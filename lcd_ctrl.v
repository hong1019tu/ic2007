==> flow/design.v <==
module lcd_ctrl(clk, reset, datain, cmd, cmd_valid, dataout, output_valid, busy);
input           clk;
input           reset;
input   [7:0]   datain;
input   [2:0]   cmd;
input           cmd_valid;
output reg  [7:0]   dataout;
output reg         output_valid;
output reg         busy;
reg [9:0]x,y,x_end,y_end,addr;
reg [7:0] arr [35:0];
reg [9:0] load;
reg [2:0] cmd_reg;
reg state,next; 
always @(posedge clk or posedge reset) begin
    if(reset)begin
      state = 1'd0;
    end
    else begin
      state = next;
    end
end
always @(*) begin
    case (state)
        1'd0: begin
          if(cmd_valid)begin
            next = 1;
          end
          else begin
            next = 0;
          end
        end
        default: begin
          if ( ( cmd_reg == 0 ) && load%9==8  )
                next = 0;
            else
                next = 1;
        end
    endcase
end
always @(posedge clk or posedge reset) begin
    if(reset)begin
      output_valid <= 1'd0;
      busy <= 1'd0;
      load <= 10'd0;
      cmd_reg <= 0;
    end
    else begin
        if(state == 0)begin
          if(cmd_valid ) begin
              cmd_reg <= cmd;
              busy <= 1;    
          end
          output_valid <= 0;
        end
        else begin
          case (cmd_reg)
              3'd0:begin
                load <= load + 1;
                output_valid <= 1;
                dataout = arr[addr];
                if(load%9 == 0||load%9 == 1||load%9 == 3||load%9==4||load%9==6||load%9==7)begin
                    x <= x + 1;
                end
                else if (load%9==2||load%9==5) begin
                    x <= x -2;
                    y <= y + 1;
                end
                else if (load%9==8) begin
                    x <= x - 2;
                    y <= y - 2;
                    busy <= 0;
                    load <= 0;
                end
              end
              3'd1:begin 
                load <= load + 1;
                if(load == 36)begin
                  cmd_reg <= 0;
                  load <= 0;
                end
                else begin 
                    arr[load] = datain;
                    x <= 2; 
                    y <= 2;
                end
              end
              3'd2 : begin 
                    if ( x >= 3 )
                        x <= x;
                    else
                        x <= x + 3'd1;
                    cmd_reg <= 0;
                end
               3'd3 : begin 
                    if ( x <= 0 )
                        x <= x;
                    else
                        x <= x - 3'd1;
                    cmd_reg <= 0;
                end
                3'd4 : begin 
                    if ( y <= 0 )
                        y <= y;
                    else
                        y <= y - 3'd1;
                    cmd_reg <= 0;
                end
                default : begin  
                    if ( y >= 3 )
                        y <= y;
                    else
                        y <= y + 3'd1;
                    cmd_reg <= 0;
                end
          endcase
        end 
    end 
end 
always @(*) begin
    addr = y*6 + x;
end
endmodule
# == From RTL to reports: lcd_ctrl ==
# Tool output for the design above, in the order of the flow.
# Line numbers count from 1 in the design file above.
# Operators: Yosys type, input widths -> output width; for muxes data width and select width s.
# Not given: --
# setup
top,lcd_ctrl
clock_port,clk
library,sky130hd
pvt_corner,tt_025C_1v80

# == Word level ==
# Source: Yosys, flattened and elaborated. Widths are those after wreduce. Registers that Yosys merges into a memory's read port (data or address) are not register bits. Print and check cells do not count.
# bits
inputBits,14
ff_bits,332
output_inout_bits,10
# op_classes
n_mul,1
n_logic,3
add_sub_neg,10
n_eq,97
mux,34
reduce_and_logical,57
compare,4
n_div,1
# op_table
operator,count
$pmux 8 s36,1
$eq 6x5->1 const B,32
$reduce_and 5->1,37
$mux 10,15
$mod 10x4->32 const B,1
$eq 32x3->1 const B,4
$eq 6x4->1 const B,16
$pmux 10 s4,2
$eq 32x2->1 const B,2
$add 10x1->10 const B,5
$eq 6x3->1 const B,8
$eq 6x6->1 const B,8
$eq 32x1->1 const B,1
$eq 32x4->1 const B,1
$logic_not 32->1,1
$eq 6x2->1 const B,4
$sub 10x1->10 const B,2
$le 10x1->1 const B,2
$sub 10x2->10 const B,2
$ge 10x2->1 const B,2
$mul 10x2->5 const B,1
$pmux 10 s2,1
$ne 2x2->1 const B,8
$eq 6x1->1 const B,2
$logic_not 6->1,2
$mux 1,11
$eq 10x6->1 const B,1
$mux 3,3
# Other operator kinds: 20; their cells: 32.

# == Depth ==
# Depth = most cells in a row (Yosys ltp): at word level without a register or memory, in the mapped netlist without a sequential cell, where the memories' decode and read muxes count.
# depth
word_depth,10
abc_area,0
depth_mapped,33
ltp_nobuf,28

# == Netlist ==
# Yosys stat after the flow's synthesis: flattened, memories mapped to cells. It holds for the ABC_AREA given above (unset counts as 0); a run with the other value may have another netlist.
# synth_totals
mapped_cells,1321
mapped_area_mm2,0.0166848
seqArea_mm2,0.0098895
flip_flops,332
# types
cell_type,count,type_area_um2
sky130_fd_sc_hd__edfxtp_1,316,9.49E+03
sky130_fd_sc_hd__a22oi_1,65,487.968
sky130_fd_sc_hd__nor2_1,121,454.186
sky130_fd_sc_hd__dfrtp_1,16,400.384
sky130_fd_sc_hd__ha_1,29,362.848
sky130_fd_sc_hd__xnor2_1,40,350.336
sky130_fd_sc_hd__nand2_1,82,307.795
sky130_fd_sc_hd__o21ai_0,49,245.235
sky130_fd_sc_hd__a21oi_1,47,235.226
sky130_fd_sc_hd__mux2i_1,23,230.221
sky130_fd_sc_hd__a221oi_1,24,210.202
sky130_fd_sc_hd__and2_1,33,206.448
sky130_fd_sc_hd__nand3_1,41,205.197
sky130_fd_sc_hd__mux4_2,8,180.173
sky130_fd_sc_hd__a22o_1,18,157.651
sky130_fd_sc_hd__a21o_1,17,127.622
sky130_fd_sc_hd__nor3_1,24,120.115
sky130_fd_sc_hd__clkbuf_1,30,112.608
# Not listed: further types 99, cells in them 338.

# == Timing after synthesis ==
# Source: OpenSTA report_checks on the synthesized netlist (no wires, ideal clock, input and output delay 20% of the period each), path of least setup slack; recovery checks are left aside. Register names are those of the netlist, which keeps one name where synthesis merged equal registers.
# synth_path
kind,register -> register
from,register load[6]
to,register y[1]
t_first_pin_ns,0.000
path_slack_ns,0.450
arrival_ns,7.085
delay_ns,7.460
required_time_ns,7.535
path_stages,33
path_buffers,5
clock_period_ns,7.91
period_less_setup_slack_ns,7.46
# "delay_ns" is the arrival time less input delay plus setup time.
# "path_stages": output pins that drive a net of the path, with the launching flip-flop's if there is one; two outputs of one cell count as two.
# "period_less_setup_slack_ns" = period - worst setup slack (recovery checks aside). The figure is calculated, with input and output delays left at 20% of the set period.
# Between the ends stands the longest chain of elaborated cells between them, by number of cells; it is not shown to be the way that was timed. Of several equally long chains one is given.
# A line is the first line of the expression or statement that the cell stems from. Yosys adds cells for indexed reads and writes and turns some case tables into memories.
# A register here has more assigning lines than the two given.
# Only ways into the end's enable, where the timed path ends, are counted here.
# synth_between
path_cell_list,sky130_fd_sc_hd__dfrtp_1 -> sky130_fd_sc_hd__buf_4 -> sky130_fd_sc_hd__buf_2 -> sky130_fd_sc_hd__nor3_2 -> sky130_fd_sc_hd__inv_1 -> sky130_fd_sc_hd__ha_1 -> sky130_fd_sc_hd__buf_6 -> sky130_fd_sc_hd__and2b_1 -> sky130_fd_sc_hd__o21ai_0 -> sky130_fd_sc_hd__a32o_2 -> sky130_fd_sc_hd__o21bai_4 -> sky130_fd_sc_hd__o211a_2 -> sky130_fd_sc_hd__o21a_1 -> sky130_fd_sc_hd__o311a_2 -> sky130_fd_sc_hd__a22oi_4 -> sky130_fd_sc_hd__a21oi_1 -> sky130_fd_sc_hd__a21oi_1 -> sky130_fd_sc_hd__ha_1 -> sky130_fd_sc_hd__a21oi_1 -> sky130_fd_sc_hd__o21ai_1 -> sky130_fd_sc_hd__o31a_1 -> sky130_fd_sc_hd__buf_4 -> sky130_fd_sc_hd__nor2_4 -> sky130_fd_sc_hd__xnor2_1 -> sky130_fd_sc_hd__ha_1 -> sky130_fd_sc_hd__a21boi_0 -> sky130_fd_sc_hd__o21bai_1 -> sky130_fd_sc_hd__nor4_2 -> sky130_fd_sc_hd__mux2i_1 -> sky130_fd_sc_hd__nor3b_4 -> sky130_fd_sc_hd__buf_6 -> sky130_fd_sc_hd__a21o_1 -> sky130_fd_sc_hd__nor2b_1
elab_chain_cells,9
# synth_lines
item,line,text
"start, declared",12,reg [9:0] load;
"start, assigned",59,load <= load + 1;
"start, assigned",77,load <= load + 1;
$mod 10x4->32,62,if(load%9 == 0||load%9 == 1||load%9 == 3||load%9==4||load%9==6||load%9==7)begin
$logic_not 32->1,62,
$logic_or 1x1->1 (5 in a row),62,
$ne 2x2->1,--,
$reduce_and 8->1,--,
"end, assigned",67,y <= y + 1;
"end, assigned",71,y <= y - 2;
"end, declared",10,"reg [9:0]x,y,x_end,y_end,addr;"

# == Path in the finished layout ==
# From the final timing report of run 1: the path of least setup slack in the routed layout; clock arrival at registers is part of the times.
# layout_path
kind,register -> register
from,register load[8]
to,register y[8]
arrival_ns,7.03
required_time_ns,8.31
t_first_pin_ns,0.55
path_buffers,10
clock_period_ns,8.04
path_slack_ns,1.27
path_stages,36
# Between the ends stands the longest chain of elaborated cells between them, by number of cells; it is not shown to be the way that was timed. Of several equally long chains one is given.
# A register here has more assigning lines than the two given.
# Only ways into the end's enable, where the timed path ends, are counted here.
# layout_between
path_cell_list,sky130_fd_sc_hd__dfrtp_2 -> sky130_fd_sc_hd__buf_8 -> sky130_fd_sc_hd__nor3_4 -> sky130_fd_sc_hd__inv_2 -> sky130_fd_sc_hd__ha_4 -> sky130_fd_sc_hd__buf_6 -> sky130_fd_sc_hd__and2b_4 -> sky130_fd_sc_hd__a221o_1 -> sky130_fd_sc_hd__o22ai_4 -> sky130_fd_sc_hd__inv_4 -> sky130_fd_sc_hd__buf_6 -> sky130_fd_sc_hd__a21oi_4 -> sky130_fd_sc_hd__nor2_4 -> sky130_fd_sc_hd__nor4_4 -> sky130_fd_sc_hd__buf_4 -> sky130_fd_sc_hd__nor2_4 -> sky130_fd_sc_hd__a21oi_4 -> sky130_fd_sc_hd__a21oi_4 -> sky130_fd_sc_hd__ha_2 -> sky130_fd_sc_hd__a21oi_2 -> sky130_fd_sc_hd__o21ai_2 -> sky130_fd_sc_hd__buf_4 -> sky130_fd_sc_hd__o31ai_4 -> sky130_fd_sc_hd__nand3_2 -> sky130_fd_sc_hd__and2_1 -> sky130_fd_sc_hd__nor4b_4 -> sky130_fd_sc_hd__nor4_4 -> sky130_fd_sc_hd__buf_4 -> sky130_fd_sc_hd__a221o_1 -> sky130_fd_sc_hd__nor3b_4 -> sky130_fd_sc_hd__buf_12 -> sky130_fd_sc_hd__buf_12 -> sky130_fd_sc_hd__a21o_1 -> sky130_fd_sc_hd__nor2b_4 -> sky130_fd_sc_hd__buf_6 -> sky130_fd_sc_hd__buf_12
elab_chain_cells,9
# layout_lines
item,line,text
"start, declared",12,reg [9:0] load;
"start, assigned",59,load <= load + 1;
"start, assigned",77,load <= load + 1;
$mod 10x4->32,62,if(load%9 == 0||load%9 == 1||load%9 == 3||load%9==4||load%9==6||load%9==7)begin
$logic_not 32->1,62,
$logic_or 1x1->1 (5 in a row),62,
$ne 2x2->1,--,
$reduce_and 8->1,--,
"end, assigned",67,y <= y + 1;
"end, assigned",71,y <= y - 2;
"end, declared",10,"reg [9:0]x,y,x_end,y_end,addr;"

# Stored flow runs of lcd_ctrl (2 of them; Yosys, OpenROAD, sky130hd). They differ in their settings and are not a sequence. Constraints: input delay and output delay 20% of the set period each, output load 0.01 pF.
# Among the settings, - means not set for that run.
setting or result,run 1,run 2
period_ns,8.04,11.0
CORE_UTILIZATION,24,26
SETUP_SLACK_MARGIN,1.66,-
PLACE_DENSITY,0.38,-
CELL_PAD_IN_SITES_GLOBAL_PLACEMENT,0,-
ABC_AREA,0,1
GPL_TIMING_DRIVEN,0,-
CTS_CLUSTER_SIZE,20,30
CAP_MARGIN,20,20
CORE_MARGIN,2,5
SLEW_MARGIN,20,20
PLACE_DENSITY_LB_ADDON,-,0.26
HOLD_SLACK_MARGIN,-,0.07
CORE_ASPECT_RATIO,-,0.51
MAX_ROUTING_LAYER,-,met5
final_cell_area_mm2,0.0209989,0.0188869
synthArea_mm2,0.0166848,0.0165947
die_area_mm2,0.0716446,0.0692681
setup_worst_slack_ns,1.275,2.947
